==> flow/design.v <==
module RAMqueue(rdata, raddr, wdata, waddr, we, clk);
parameter LOG2 = 9;  
parameter ENTRIES = 384;
input [7: 0] wdata;
input [LOG2 -1: 0] waddr, raddr;
input clk, we;
output reg [7: 0] rdata;
reg	[LOG2 -1: 0] mem[0 : ENTRIES];
always@(posedge clk) begin
	if(we) begin  
		mem[waddr] <= wdata;
	end
end
always@(posedge clk) begin
		rdata <= mem[raddr];
end
endmodule
Step by step through the tools: RAMqueue
The steps from the RTL of RAMqueue to its reports follow in flow order.
Line numbers count from 1 in the design file above.
Operators: Yosys type, input widths -> output width; for muxes data width and select width s.
Cell names lack the library's common part.
A cell with - has no value.
- design top: RAMqueue
- clock: clk
- library: sky130hd
- timing corner: tt_025C_1v80

Word-level counts
Counts by Yosys on the flattened word-level netlist (proc, flatten, opt, wreduce; memories kept). Register bits leave out memories and registers merged into their read ports (data or address); mux counts leave out enables and synchronous resets folded into registers. Print and check cells are left out. Cells with the same type and inputs are merged into one.
Memory sizes are those after Yosys's memory passes, which may raise the word count (mostly to a power of two), join words into wider ones and drop unused or constant bits.
- elaborated cells: 4
- flip-flop bits (word level): 0
- bits in writable memories at 3465
- input port bits: 28
- noted memory cells: 1
- clocked read ports x word width: 9
- memory list (memory ; words ; width ; rd ports ; wr ports ; line ; RTL):
    mem ; 385 ; 9 ; 1 ; 1 ; 8 ; reg [LOG2 -1: 0] mem[0 : ENTRIES];
- muxes and demuxes at 3
- operators by type and width (kind ; number):
    $mux 9 ; 2
    $mux 1 ; 1

Depth
Yosys ltp: most cells in a row. Word level: on the elaborated netlist, between registers, memories and ports. Mapped: between sequential cells and ports; inverters and the memories' decode and read muxes count.
- noted depth after elaboration: 1
- ABC_AREA: 0
- noted gate-level depth with buffers: 14
- mapped depth without buffers at 7

Synthesis result
Yosys stat after the flow's synthesis: flattened, memories mapped to cells. It holds for the ABC_AREA given above (unset counts as 0); a run with the other value may have another netlist.
- cells by type (cell type ; number ; area in all (um^2)):
    edfxtp_1 ; 3080 ; 9.25E+04
    mux4_2 ; 556 ; 1.25E+04
    mux2i_1 ; 466 ; 4.66E+03
    o221ai_1 ; 195 ; 1.71E+03
    nor2_1 ; 440 ; 1.65E+03
    o22ai_1 ; 127 ; 794.512
    clkbuf_1 ; 176 ; 660.634
    a21oi_1 ; 113 ; 565.542
    buf_6 ; 39 ; 439.171
    o21ai_0 ; 80 ; 400.384
    nand2_1 ; 96 ; 360.346
    buf_4 ; 41 ; 307.795
    a22oi_1 ; 36 ; 270.259
    buf_8 ; 18 ; 270.259
    buf_2 ; 53 ; 265.254
    buf_12 ; 13 ; 260.25
    nor3_1 ; 50 ; 250.24
    mux4_1 ; 9 ; 236.477
Not listed: further types 47, cells in them 300.
- cell count at 5888
- noted area of sequential cells: 0.0926489 mm^2
- cell area after synthesis: 0.1202941 mm^2
- flip-flops at 3088

Path before layout
OpenSTA on the mapped netlist: ideal clock, no wires. The path of least setup slack (recovery checks aside). Input and output delay are each 20% of the period. Register names are those of the netlist, which keeps one name where synthesis merged equal registers.
- path type: input-to-reg
- start point: input raddr[0]
- end point: register rdata[0]
- setup time: 127 ps
- noted input delay: 544 ps
- noted data arrival time: 2659 ps
- path buffers: 5
- driving pins on the path: 11
- clock period: 2720 ps
- path delay at 2242 ps
- setup slack at -66 ps
- noted data required time: 2593 ps
- noted synthesis period reached: 2786 ps
"path delay" = arrival - input delay + setup time.
"driving pins on the path" counts driving pins, that of a launching flip-flop among them; a cell with two outputs on the path counts twice.
"synthesis period reached" is the clock period less the worst setup slack; recovery checks do not enter. This is arithmetic on one report: input and output delays are still those of the set period (20% each).
- path through: buf_6 -> buf_8 -> buf_12 -> buf_8 -> buf_2 -> mux4_2 -> a22oi_1 -> nand3_1 -> nand4_1 -> o21ai_0 -> or3_1
- ends and longest elaborated chain, after synthesis (item ; line ; RTL):
    start, declared ; 5 ; input [LOG2 -1: 0] waddr, raddr;
    end, declared ; 7 ; output reg [7: 0] rdata;
No chain of elaborated cells between the ends is given.

Timing after layout
Path of least setup slack in the final report of job 1 (OpenROAD, finished layout, wires in). Where an end is a register, its clock arrival counts in the times.
The report prints the path's times to 10 ps; the period is as set.
- path type: input-to-reg
- start point: input raddr[6]
- end point: register rdata[7]
- driving pins on the path: 9
- clock period: 3120 ps
- noted input delay: 620 ps
- noted data required time: 3950 ps
- path buffers: 2
- setup time: 50 ps
- setup slack at 10 ps
- noted data arrival time: 3940 ps
- path through: clkdlybuf4s50_1 -> buf_12 -> nand4b_2 -> a21oi_1 -> nor2b_1 -> a2111oi_1 -> nand3_1 -> nor3_1 -> or3_1
- ends and longest elaborated chain, after layout (item ; line ; RTL):
    start, declared ; 5 ; input [LOG2 -1: 0] waddr, raddr;
    end, declared ; 7 ; output reg [7: 0] rdata;
No chain of elaborated cells between the ends is given.

--- measured runs ---
RAMqueue through Yosys and OpenROAD on sky130hd: 2 stored runs, unordered, with their settings and measured results. The constraints put input and output delay at 20% of the set period each and load the outputs with 0.01 pF.
"clock period reached" is the run's clock period less its worst setup slack. It is reckoned from that one timing run; input and output delays stay at 20% of the period that was set.
By "time used up by the worst setup path" is meant the share of the clock period that the worst setup path is allowed (20% is reserved at inputs, 20% at outputs), minus its slack. Clock arrival times at its registers enter into it.
"power": no workload was simulated; the value follows from the tool's default switching activity.
"time used up by the worst setup path" is known to 10 ps.

Job 1
Settings were period_ns = 3.12; CAP_MARGIN = 20; CORE_MARGIN = 2; CORE_UTILIZATION = 40; SLEW_MARGIN = 20
- chip area after synthesis (Yosys): 0.1202941 mm^2
- time used up by the worst setup path: 2490 ps
- kind of the worst setup path: input-to-reg
- standard-cell area of the final layout: 0.143466 mm^2
- noted the power: 87314 uW
- setup slack of the worst path: 10 ps
- clock period reached: 3110 ps
- final design utilization at 47.9 %
- sum of negative setup slack at 0 ps
- area of the die at 0.30514 mm^2
- noted the final worst hold slack: 177 ps

Job 2
Settings were period_ns = 2.08; CORE_UTILIZATION = 62; ABC_AREA = 0; GPL_ROUTABILITY_DRIVEN = 1; CTS_CLUSTER_SIZE = 83; CTS_CLUSTER_DIAMETER = 87; SLEW_MARGIN = 35; MAX_ROUTING_LAYER = met4; CAP_MARGIN = 20; CORE_MARGIN = 2
- chip area after synthesis (Yosys): 0.1202941 mm^2
- time used up by the worst setup path: 2570 ps
- kind of the worst setup path: reg-to-reg
- standard-cell area of the final layout: 0.139925 mm^2
- noted the power: 111349 uW
- setup slack of the worst path: -495 ps
- clock period reached: 2575 ps
- final design utilization at 72.7 %
- sum of negative setup slack at -3027 ps
- area of the die at 0.197562 mm^2
- noted the final worst hold slack: 498 ps
--- end ---
