==> flow/design.v <==
module UART_RX_trig(clk, rst_n, RX, baud_cnt, match, mask, UARTtrig);
input clk, rst_n;
input RX;
input [15:0] baud_cnt;
input [7:0] match, mask;
output logic UARTtrig;
logic [3:0] bit_cnt;
logic [15:0] baud_counter;
logic [8:0] rx_shift_reg;
logic RX_flop;
logic start, rdy, receiving;
logic shift;
always_ff @(posedge clk, negedge rst_n) begin
	if(!rst_n) RX_flop <= 0;
	else RX_flop <= RX;
end
always_ff @(posedge clk, negedge rst_n) begin
	if(!rst_n) 
		bit_cnt <= 0;
	else if(start) 
		bit_cnt <= 0;
	else if(shift) 
		bit_cnt <= bit_cnt + 1;
end
always_ff @(posedge clk, negedge rst_n) begin
	if(!rst_n)
		baud_counter <= 0;
	else if(start) 
		baud_counter <= baud_cnt >> 1;
	else if(shift)
		baud_counter <= 0; 
	else if(receiving) 
		baud_counter <= baud_counter + 1;
end
always_ff @(posedge clk) begin
	if(shift)
		rx_shift_reg <= {RX_flop, rx_shift_reg[8:1]};
end
assign shift = (baud_counter == baud_cnt) ? 1 : 0; 
always_ff @(posedge clk, negedge rst_n) begin
	if(!rst_n) UARTtrig <= 0;
	else if(rdy) UARTtrig <= (match[7:0] ^ rx_shift_reg[7:0] == (match[7:0] ^ rx_shift_reg[7:0]) & mask[7:0]) ? 1 : 0;
	else UARTtrig <= 0; 
end
typedef enum reg {IDLE, RXING} state_t;
state_t state, next_state;
always_ff @(posedge clk, negedge rst_n) begin
	if(!rst_n) state <= IDLE;
	else state <= next_state;
end
always_comb begin
	start = 0;
	rdy = 0;
	receiving = 0;
	next_state = IDLE;
	case(state)
		IDLE:
			if(!RX_flop) begin
				start = 1;
				next_state = RXING;
			end
			else
				next_state = IDLE;
		default: begin
			if(bit_cnt == 10) begin
				rdy = 1;
				next_state = IDLE;
			end
			else
				next_state = RXING;
			receiving = 1;
		end
	endcase
end
endmodule
; ---- From RTL to reports: UART_RX_trig
; Tool output for the design above, in the order of the flow.
; Lines are those of the file above, counted from 1.
; Operators: Yosys type, input widths -> output width; for muxes data width and select width s.
; Library cell names are shortened.
; A cell with -- has no value.
[design]
design = UART_RX_trig
clock = clk
cell_library = sky130hd
pvt_corner = tt_025C_1v80

; ---- Elaborated design
; Source: Yosys, flattened and elaborated, memories not mapped. Widths are those after wreduce. Registers that Yosys merges into a memory's read port (data or address) are not register bits. Print and check cells do not count. Equal cells are merged and count once.
[bits]
inputBits = 35
register_bits = 32
out_inout_bits = 1
wordCells = 31
[op_classes]
n_logic = 3
reduce_and_logical = 3
eq_ne = 3
addsub = 2
mux = 14
[ops]
columns = operator, n
row1 = $mux 16, 3
row2 = $add 16x1->16 const B, 1
row3 = $eq 16x16->1, 1
row4 = $xor 8x8->8, 2
row5 = $mux 1, 9
row6 = $and 1x8->8, 1
row7 = $eq 8x8->1, 1
row8 = $reduce_bool 8->1, 1
row9 = $mux 4, 2
row10 = $add 4x1->4 const B, 1
row11 = $eq 4x4->1 const B, 1
row12 = $reduce_bool 3->1, 1
row13 = $reduce_bool 2->1, 1

; ---- Longest topological paths
; Depth = most cells in a row (Yosys ltp): at word level without a register or memory, in the mapped netlist without a sequential cell, where the memories' decode and read muxes count.
[depth]
depth_word = 7
abc_area = 0
depth_mapped = 8
mapped_depth_nobuf = 6

; ---- Mapped cells and area
; The flow's flattened synthesis, as Yosys stat reports it; memories are mapped. The netlist is that of the ABC_AREA named above (0 if unset); the other value can give another one.
; Totals and module areas in this step are rounded.
[synth_totals]
synth_area_um2 = 1550
cell_count = 167
ffs = 23
sequential_area_um2 = 576
buf_cells = 10
[types]
columns = cell_type, n, type_area_um2
row1 = dfrtp_1, 23, 575.552
row2 = xor2_1, 16, 140.134
row3 = a22o_1, 8, 70.067
row4 = o21ai_0, 14, 70.067
row5 = buf_6, 4, 45.043
row6 = nand2_1, 12, 45.043
row7 = nand3_1, 8, 40.038
row8 = ha_1, 3, 37.536
row9 = a21oi_1, 7, 35.034
row10 = nand4_1, 5, 31.28
row11 = nor4_1, 5, 31.28
row12 = mux2i_1, 3, 30.029
row13 = a31oi_1, 4, 25.024
row14 = and3_4, 2, 22.522
row15 = nor2_1, 6, 22.522
row16 = o211ai_1, 3, 22.522
row17 = o31ai_1, 3, 22.522
row18 = or3_1, 3, 18.768
; Not listed: further types 29, cells in them 38.

; ---- Timing after synthesis
; Path of least setup slack by OpenSTA after synthesis, without wires, with an ideal clock, recovery checks aside; 20% of the period is set as input and as output delay. Where synthesis merged equal registers, the netlist keeps one of their names.
[synth_path]
kind = reg-to-reg
startpoint = reg baud_counter[8]
endpoint = reg baud_counter[10]
t_first_pin_ns = 0.000
required_time_ns = 1.789
setup_slack_ns = 0.296
path_delay_ns = 1.614
path_stages = 8
n_path_buf = 3
setup_ns = 0.121
tclk_ns = 1.91
arrival_time_ns = 1.493
period_less_setup_slack_ns = 1.614
; "path_delay_ns" is the arrival time less input delay plus setup time.
; "path_stages": output pins that drive a net of the path, with the launching flip-flop's if there is one; two outputs of one cell count as two.
; "period_less_setup_slack_ns" is the clock period less the worst setup slack; recovery checks do not enter. This is arithmetic on one report: input and output delays are still those of the set period (20% each).
; The rows between start and end are the longest chain of elaborated cells between them; the timing report does not say that the signal goes this way. Where chains are equally long, one stands for them.
; Each line given opens the expression or statement behind the cell; cells for indexed reads and writes are added by Yosys, which also makes memories of some case tables.
; At most two assigning lines are given for a register; there are more.
[synth_between]
path_cell_list = dfrtp_1 buf_6 xor2_1 nor4_1 nand4_1 buf_4 buf_6 a22o_1
elab_chain_len = 4
cells_between = 7
cone_lines = 5
cone_classes = add/sub: 1; eq/ne: 1; mux: 4; reduce/logical: 1
[synth_lines]
columns = item, line
row1 = start: declaration, 8  ; logic [15:0] baud_counter;
row2 = start: assignment, 29  ; baud_counter <= baud_cnt >> 1;
row3 = start: assignment, 33  ; baud_counter <= baud_counter + 1;
row4 = $add 16x1->16, 33
row5 = $mux 16, 32  ; else if(receiving)
row6 = $mux 16, 30  ; else if(shift)
row7 = $mux 16, 28  ; else if(start)
row8 = end: assignment, 29
row9 = end: assignment, 33
row10 = end: declaration, 8

; ---- Path in the finished layout
; From the final timing report of entry A: the path of least setup slack in the routed layout; clock arrival at registers is part of the times.
[layout_path]
kind = input-to-reg
startpoint = in baud_cnt[1]
endpoint = reg bit_cnt[2]
setup_ns = 0.06
setup_slack_ns = 0.02
required_time_ns = 2.34
n_path_buf = 2
path_stages = 7
t_first_pin_ns = 0.43
tclk_ns = 2.14
arrival_time_ns = 2.33
in_delay_ns = 0.43
; The rows between start and end are the longest chain of elaborated cells between them; the timing report does not say that the signal goes this way. Where chains are equally long, one stands for them.
; At most two assigning lines are given for a register; there are more.
[layout_between]
path_cell_list = clkdlybuf4s50_1 xor2_1 nor4_2 nand4_1 buf_4 or3_1 a21oi_2
elab_chain_len = 4
cells_between = 5
cone_lines = 3
cone_classes = eq/ne: 1; mux: 3; reduce/logical: 1
[layout_lines]
columns = item, line
row1 = start: declaration, 4  ; input [15:0] baud_cnt;
row2 = $eq 16x16->1, 39  ; assign shift = (baud_counter == baud_cnt) ? 1 : 0;
row3 = $mux 1, 39
row4 = $mux 4, 22  ; else if(shift)
row5 = $mux 4, 20  ; else if(start)
row6 = end: assignment, 19  ; bit_cnt <= 0;
row7 = end: assignment, 23  ; bit_cnt <= bit_cnt + 1;
row8 = end: declaration, 7  ; logic [3:0] bit_cnt;

Add stored flow runs of UART_RX_trig

Top module UART_RX_trig; platform sky130hd; tools Yosys and OpenROAD; 2 stored runs in no particular order. Input and output delays are each 20% of the period that was set; the output load is 0.01 pF.
By "achievedPeriod_ns" is meant the clock period of the run minus its worst setup slack. This is arithmetic on one report: input and output delays are still those of the set period (20% each).
"critical_path_time_ns": the worst setup path's part of the clock period (all of it between registers, 20% less for each end at a port) less its slack. A launch clock that arrives late makes it longer, a capture clock that arrives late makes it shorter.
By "fin_power_uw" is meant OpenSTA's value without simulated activity: inputs other than the clock are taken to toggle once in ten clock periods, and the tool carries that through the logic.
Results are given in rounded form.

# entry A
==> flow/run.sh <==
#!/bin/bash
# the make line also repeats the synthesis and layout settings of config.mk as NAME=value (left out here)
make -C /OpenROAD-flow-scripts/flow DESIGN_CONFIG=/design/flow/config.mk WORK_HOME=/design/flow/orfs CLKGATE_MAP_FILE= finish
==> flow/config.mk <==
export PLATFORM = sky130hd
export DESIGN_NAME = UART_RX_trig
export DESIGN_NICKNAME = UART_RX_trig
export VERILOG_FILES = /design/flow/design.v
export SDC_FILE = /design/flow/constraint.sdc
export NUM_CORES = 4
export LEC_CHECK = 0
export CAP_MARGIN = 20
export CORE_MARGIN = 2
export CORE_UTILIZATION = 19
export GPL_TIMING_DRIVEN = 0
export MIN_ROUTING_LAYER = met2
export PLACE_DENSITY_LB_ADDON = 0.05
export SLEW_MARGIN = 20
==> flow/constraint.sdc <==
create_clock -name core_clock -period 2.14 [get_ports {clk}]
set_input_delay 0.4280 -clock core_clock [delete_from_list [all_inputs] [get_ports {clk}]]
set_output_delay 0.4280 -clock core_clock [all_outputs]
set_load 0.01 [all_outputs]

==> entry A: results <==
fin_ws_ns=0.016
utilization_pct=26.0
achievedPeriod_ns=2.124
critical_path_time_ns=1.70
critical_path_type="input-to-reg"
fin_power_uw=1530
post_route_stdcell_area_um2=2030
die_um2=8910
synthArea_um2=1550

# entry B
==> flow/run.sh <==
#!/bin/bash
# the make line also repeats the synthesis and layout settings of config.mk as NAME=value (left out here)
make -C /OpenROAD-flow-scripts/flow DESIGN_CONFIG=/design/flow/config.mk WORK_HOME=/design/flow/orfs CLKGATE_MAP_FILE= finish
==> flow/config.mk <==
export PLATFORM = sky130hd
export DESIGN_NAME = UART_RX_trig
export DESIGN_NICKNAME = UART_RX_trig
export VERILOG_FILES = /design/flow/design.v
export SDC_FILE = /design/flow/constraint.sdc
export NUM_CORES = 4
export LEC_CHECK = 0
export CAP_MARGIN = 20
export CELL_PAD_IN_SITES_DETAIL_PLACEMENT = 0
export CORE_ASPECT_RATIO = 1.6
export CORE_MARGIN = 9
export CORE_UTILIZATION = 55
export CTS_CLUSTER_SIZE = 83
export GPL_ROUTABILITY_DRIVEN = 0
export GPL_TIMING_DRIVEN = 1
export MAX_ROUTING_LAYER = met5
export PLACE_DENSITY_LB_ADDON = 0.12
export SLEW_MARGIN = 5
export TNS_END_PERCENT = 85
==> flow/constraint.sdc <==
create_clock -name core_clock -period 1.12 [get_ports {clk}]
set_input_delay 0.2240 -clock core_clock [delete_from_list [all_inputs] [get_ports {clk}]]
set_output_delay 0.2240 -clock core_clock [all_outputs]
set_load 0.01 [all_outputs]

==> entry B: results <==
fin_power_uw=3320
die_um2=5110
utilization_pct=83.2
synthArea_um2=1550
fin_ws_ns=-0.705
post_route_stdcell_area_um2=2250
critical_path_time_ns=1.60
critical_path_type="input-to-reg"
achievedPeriod_ns=1.825
